==> flow/design.v <==
module first1(
    output reg [1:0] hwy, country,
    input X, B, clock, clear,is_true,
    input [4:0] hours,
    input [5:0] minutes,
    input [7:0] char,
    input wire is_true1
);
reg [2:0] state;
reg [2:0] next_state;
initial begin
    state = 3'b000;
    next_state = 3'b000;
    hwy = 2'b11;
    country = 2'b00;
end
always @(posedge clock or posedge clear) begin
    if (clear)
        state <= 3'b000;
    else
        state <= next_state;
end
always @(*) begin
    case(state)
        3'b000: begin
            hwy = 2'b11;
            country = 2'b00;
        end
        3'b001: begin
            hwy = 2'b11;
            country = 2'b00;
        end
        3'b010: begin
            hwy = 2'b01;
            country = 2'b00;
         end
        3'b011: begin
            hwy = 2'b00;
            country = 2'b11;
        end
        3'b100: begin
            hwy = 2'b00;
            country = 2'b01;
        end
        default: begin
            hwy = 2'b00;
            country = 2'b00;
        end
    endcase
end
reg [28:0] counter;
reg delay_complete;
reg [28:0] next_counter;
always @(posedge clock or posedge clear) begin
    if (clear) begin
        counter <= 29'd0;
        delay_complete <= 1'b0;
    end else if (next_counter != 29'd0) begin
        counter <= next_counter;
        delay_complete <= 1'b0;
    end else if (counter != 0) begin
        counter <= counter - 1;
        delay_complete <= (counter == 1);
    end else begin
        delay_complete <= 1'b1;
    end
end
always @(posedge clock) begin
    next_state = state;
    next_counter = 29'd0;
    if ((X && is_true1) || (X && is_true) ) begin
        case (state)
            3'b000: if (X && counter == 0) begin
                    next_counter = 50000000;
                    if (is_true1)
                        next_state = 3'b010;
                    else if (delay_complete)
                        next_state = 3'b001;
                    else
                        next_state = 3'b000;
                 end
            3'b001: if (counter == 0) begin
                    next_counter = 150000000;
                    if (delay_complete)
                        next_state = 3'b010;
                 end
            3'b010: if (counter == 0) begin
                    next_counter = 250000000;
                    if (delay_complete)
                        next_state = 3'b011;
                 end
            3'b011: if (counter == 0) begin
                    next_counter = 350000000;
                    if (delay_complete)
                        next_state = 3'b100;
                 end
            3'b100: if (counter == 0) begin
                    next_counter = 250000000;
                    if (delay_complete)
                        next_state = 3'b000;
                 end
            default: next_state = 3'b000;
        endcase
    end else begin
        next_state = state;
        case (state)
            3'b000: if (is_true1)
                    next_state = 3'b010;
                 else
                    next_state = 3'b000;
            3'b010: if (counter == 0) begin
                    next_counter = 250000000;
                    if (delay_complete)
                        next_state = 3'b100;
                 end
            3'b100: if (counter == 0) begin
                    next_counter = 250000000;
                    if (delay_complete)
                        next_state = 3'b000;
                 end
            default: next_state = 3'b000;
        endcase
    end
end
endmodule   
Step by step through the tools: first1

The steps from the RTL of first1 to its reports follow in flow order.
Line numbers count from 1 in the design file above.
Operators carry their Yosys type and port widths (W data, S select, Z words).
Library cell names are shortened.
A cell with n/a has no value.

Design top: first1
Clock port: clock
Standard-cell library: sky130hd
Corner: tt_025C_1v80

Word-level counts

Counts by Yosys on the flattened word-level netlist (proc, flatten, opt, wreduce; memories kept). Register bits leave out memories and registers merged into their read ports (data or address). Print and check cells are left out. Cells with the same type and inputs are merged into one.

Flip-flop bits (word level): 65
Word-level cells: 50

Add/sub/neg operators: 1
Equal/unequal tests: 5
Mux-type cells: 28
Reduce/logical cells: 11

Operators with widths:

| operator                | number |
| $pmux W29 S4            | 1 |
| $mux W29                | 4 |
| $mux W28                | 3 |
| $reduce_bool A29 Y1     | 2 |
| $mux W3                 | 10 |
| $sub A29 B1 Y29 const B | 1 |
| $eq A29 B1 Y1 const B   | 1 |
| $logic_not A29 Y1       | 1 |
| $mux W26                | 1 |
| $pmux W3 S5             | 1 |
| $pmux W3 S3             | 1 |
| $pmux W2 S2             | 2 |
| $eq A3 B2 Y1 const B    | 2 |
| $reduce_or A2 Y1        | 2 |
| $mux W2                 | 2 |
| $logic_and A1 B1 Y1     | 3 |
| $eq A3 B1 Y1 const B    | 1 |
| $eq A3 B3 Y1 const B    | 1 |
| $logic_not A3 Y1        | 1 |
| $mux W1                 | 3 |
| $reduce_bool A2 Y1      | 1 |
| $logic_or A1 B1 Y1      | 1 |

Depth

Depth = most cells in a row (Yosys ltp): at word level without a register or memory, in the mapped netlist without a sequential cell, where the memories' decode and read muxes count.

Depth after elaboration: 5
ABC_AREA: 1
Depth in mapped cells: 11
Mapped depth without buffers: 11

Netlist

The flow's flattened synthesis, as Yosys stat reports it; memories are mapped. The netlist is that of the ABC_AREA named above (0 if unset); the other value can give another one.
The area totals of this step are shown rounded.

Cell types:

| type    | number |
| dfrtp_1 | 33 |
| dfxtp_1 | 13 |
| nand2_1 | 53 |
| nor2_1  | 41 |
| inv_1   | 32 |
| nand3_1 | 23 |
| a21oi_1 | 19 |
| nor2_4  | 8 |
| xor2_1  | 8 |
| xnor2_1 | 6 |
| nor2_2  | 8 |
| nor3_1  | 10 |
| nand4_1 | 7 |
| nor2_8  | 2 |
| ha_1    | 3 |
| nand2_2 | 6 |
| o21ai_0 | 7 |
| nand2_4 | 3 |

Other cell types: 16; their cells: 32.

Standard cells after synthesis: 314
Buffers: 3
Mapped flip-flops: 46
Synthesis area: 2530 um^2

Worst setup path after synthesis

Path of least setup slack by OpenSTA after synthesis, without wires, with an ideal clock, recovery checks aside; 20% of the period is set as input and as output delay. Where synthesis merged equal registers, the netlist keeps one of their names.

Path type: reg2out
Start point: register state[2]
End point: output port hwy[0]
Path delay: 1.042 ns
Path slack: 1.150 ns
Launch time at the first pin: 0.000 ns
Clock period: 2.74 ns
Arrival time: 1.042 ns
Stages: 8
External output delay: 0.548 ns
Synthesis period reached: 1.59 ns

"path delay" is the arrival time less input delay plus setup time.
At an output port there is no setup time.
"stages" counts driving pins, that of a launching flip-flop among them; a cell with two outputs on the path counts twice.
"synthesis period reached" = period - worst setup slack (recovery checks aside). The figure is calculated, with input and output delays left at 20% of the set period.
Between the ends stands the longest chain of elaborated cells between them, by number of cells; it is not shown to be the way that was timed. Of several equally long chains one is given.
A line is the first line of the expression or statement that the cell stems from. Yosys adds cells for indexed reads and writes and turns some case tables into memories.

Path through: dfrtp_1 > inv_1 > nand2_1 > nor2_1 > inv_1 > nand2_1 > inv_1 > nand2_1
Cells in the longest elaborated chain: 3
Elaborated cells on any way between the ends: 5
Those cells by class: 2 x eq/ne; 1 x mux; 2 x reduce/logical

RTL lines, path post-synthesis:

| what             | RTL line | text |
| from (decl)      | 9        | `reg [2:0] state;` |
| from (assign)    | 19       | `state <= 3'b000;` |
| from (assign)    | 21       | `state <= next_state;` |
| $logic_not A3 Y1 | 24       | `case(state)` |
| $reduce_or A2 Y1 | n/a      |  |
| $pmux W2 S2      | 24       |  |
| to (decl)        | 2        | `output reg [1:0] hwy, country,` |

Timing after layout

Path of least setup slack in the final report of stored run 1 (OpenROAD, finished layout, wires in). Where an end is a register, its clock arrival counts in the times.

Path type: reg2out
Start point: register state[2]
End point: output port country[1]
Launch time at the first pin: 0.29 ns
External output delay: 0.40 ns
Path slack: 0.22 ns
Stages: 6
Clock period: 2.0 ns
Arrival time: 1.38 ns

Between the ends stands the longest chain of elaborated cells between them, by number of cells; it is not shown to be the way that was timed. Of several equally long chains one is given.

Path through: dfrtp_1 > inv_1 > nand2_1 > buf_4 > nor2_1 > clkdlybuf4s15_1
Cells in the longest elaborated chain: 2
Elaborated cells on any way between the ends: 3
Those cells by class: 2 x eq/ne; 1 x mux

RTL lines, path after layout:

| what          | RTL line | text |
| from (decl)   | 9        | `reg [2:0] state;` |
| from (assign) | 19       | `state <= 3'b000;` |
| from (assign) | 21       | `state <= next_state;` |
| $eq A3 B3 Y1  | 24       | `case(state)` |
| $pmux W2 S2   | 24       |  |
| to (decl)     | 2        | `output reg [1:0] hwy, country,` |

==> runs of first1 <==
Below are 2 stored runs of the flow (Yosys, OpenROAD; platform sky130hd) on first1, each with its settings and what was measured, unordered. Constraints: input delay and output delay 20% of the set period each, output load 0.01 pF.
"period reached" = clock period - worst setup slack. The figure is calculated, with input and output delays left at 20% of the set period.
"time used up by the worst setup path": the worst setup path's part of the clock period (all of it between registers, 20% less for each end at a port) less its slack. A launch clock that arrives late makes it longer, a capture clock that arrives late makes it shorter.
"total power after layout" is the tool's figure for a default switching activity; nothing was simulated.
Results are given in rounded form.

## Stored run 1

==> flow/run.sh <==
#!/bin/bash
# the make line also repeats the synthesis and layout settings of config.mk as NAME=value (left out here)
make -C /OpenROAD-flow-scripts/flow DESIGN_CONFIG=/design/flow/config.mk WORK_HOME=/design/flow/orfs CLKGATE_MAP_FILE= finish
==> flow/config.mk <==
export PLATFORM = sky130hd
export DESIGN_NAME = first1
export DESIGN_NICKNAME = first1
export VERILOG_FILES = /design/flow/design.v
export SDC_FILE = /design/flow/constraint.sdc
export NUM_CORES = 4
export LEC_CHECK = 0
export ABC_AREA = 1
export CAP_MARGIN = 40
export CELL_PAD_IN_SITES_GLOBAL_PLACEMENT = 1
export CORE_MARGIN = 2
export CORE_UTILIZATION = 15
export CTS_CLUSTER_SIZE = 25
export GPL_ROUTABILITY_DRIVEN = 1
export MIN_ROUTING_LAYER = met2
export PLACE_DENSITY = 0.38
export SETUP_SLACK_MARGIN = 0.07
export SLEW_MARGIN = 20
==> flow/constraint.sdc <==
create_clock -name core_clock -period 2.0 [get_ports {clock}]
set_input_delay 0.4000 -clock core_clock [delete_from_list [all_inputs] [get_ports {clock}]]
set_output_delay 0.4000 -clock core_clock [all_outputs]
set_load 0.01 [all_outputs]

| result of stored run 1 | value |
|---|---|
| area of the standard cells in the finished layout | 3180 um^2 |
| time used up by the worst setup path | 1.38 ns |
| worst path kind | reg2out |
| die outline area | 18000 um^2 |
| worst hold slack in the final report | 0.328 ns |
| setup TNS | 0.000 ns |
| total power after layout | 2.77 mW |
| period reached | 1.780 ns |
| Yosys chip area after synthesis | 2530 um^2 |
| utilization | 0.193 |
| worst setup slack after layout | 0.220 ns |

## Stored run 2

==> flow/run.sh <==
#!/bin/bash
# the make line also repeats the synthesis and layout settings of config.mk as NAME=value (left out here)
make -C /OpenROAD-flow-scripts/flow DESIGN_CONFIG=/design/flow/config.mk WORK_HOME=/design/flow/orfs CLKGATE_MAP_FILE= finish
==> flow/config.mk <==
export PLATFORM = sky130hd
export DESIGN_NAME = first1
export DESIGN_NICKNAME = first1
export VERILOG_FILES = /design/flow/design.v
export SDC_FILE = /design/flow/constraint.sdc
export NUM_CORES = 4
export LEC_CHECK = 0
export CAP_MARGIN = 0
export CORE_ASPECT_RATIO = 0.64
export CORE_MARGIN = 2
export CORE_UTILIZATION = 22
export GPL_TIMING_DRIVEN = 0
export HOLD_SLACK_MARGIN = 0.16
export PLACE_DENSITY_LB_ADDON = 0.28
export SETUP_SLACK_MARGIN = 0.31
export SLEW_MARGIN = 30
==> flow/constraint.sdc <==
create_clock -name core_clock -period 1.82 [get_ports {clock}]
set_input_delay 0.3640 -clock core_clock [delete_from_list [all_inputs] [get_ports {clock}]]
set_output_delay 0.3640 -clock core_clock [all_outputs]
set_load 0.01 [all_outputs]

| result of stored run 2 | value |
|---|---|
| area of the standard cells in the finished layout | 3440 um^2 |
| time used up by the worst setup path | 2.35 ns |
| worst path kind | reg2reg |
| die outline area | 11600 um^2 |
| worst hold slack in the final report | 0.327 ns |
| setup TNS | -9.99 ns |
| total power after layout | 3.15 mW |
| period reached | 2.349 ns |
| Yosys chip area after synthesis | 2370 um^2 |
| utilization | 0.326 |
| worst setup slack after layout | -0.529 ns |
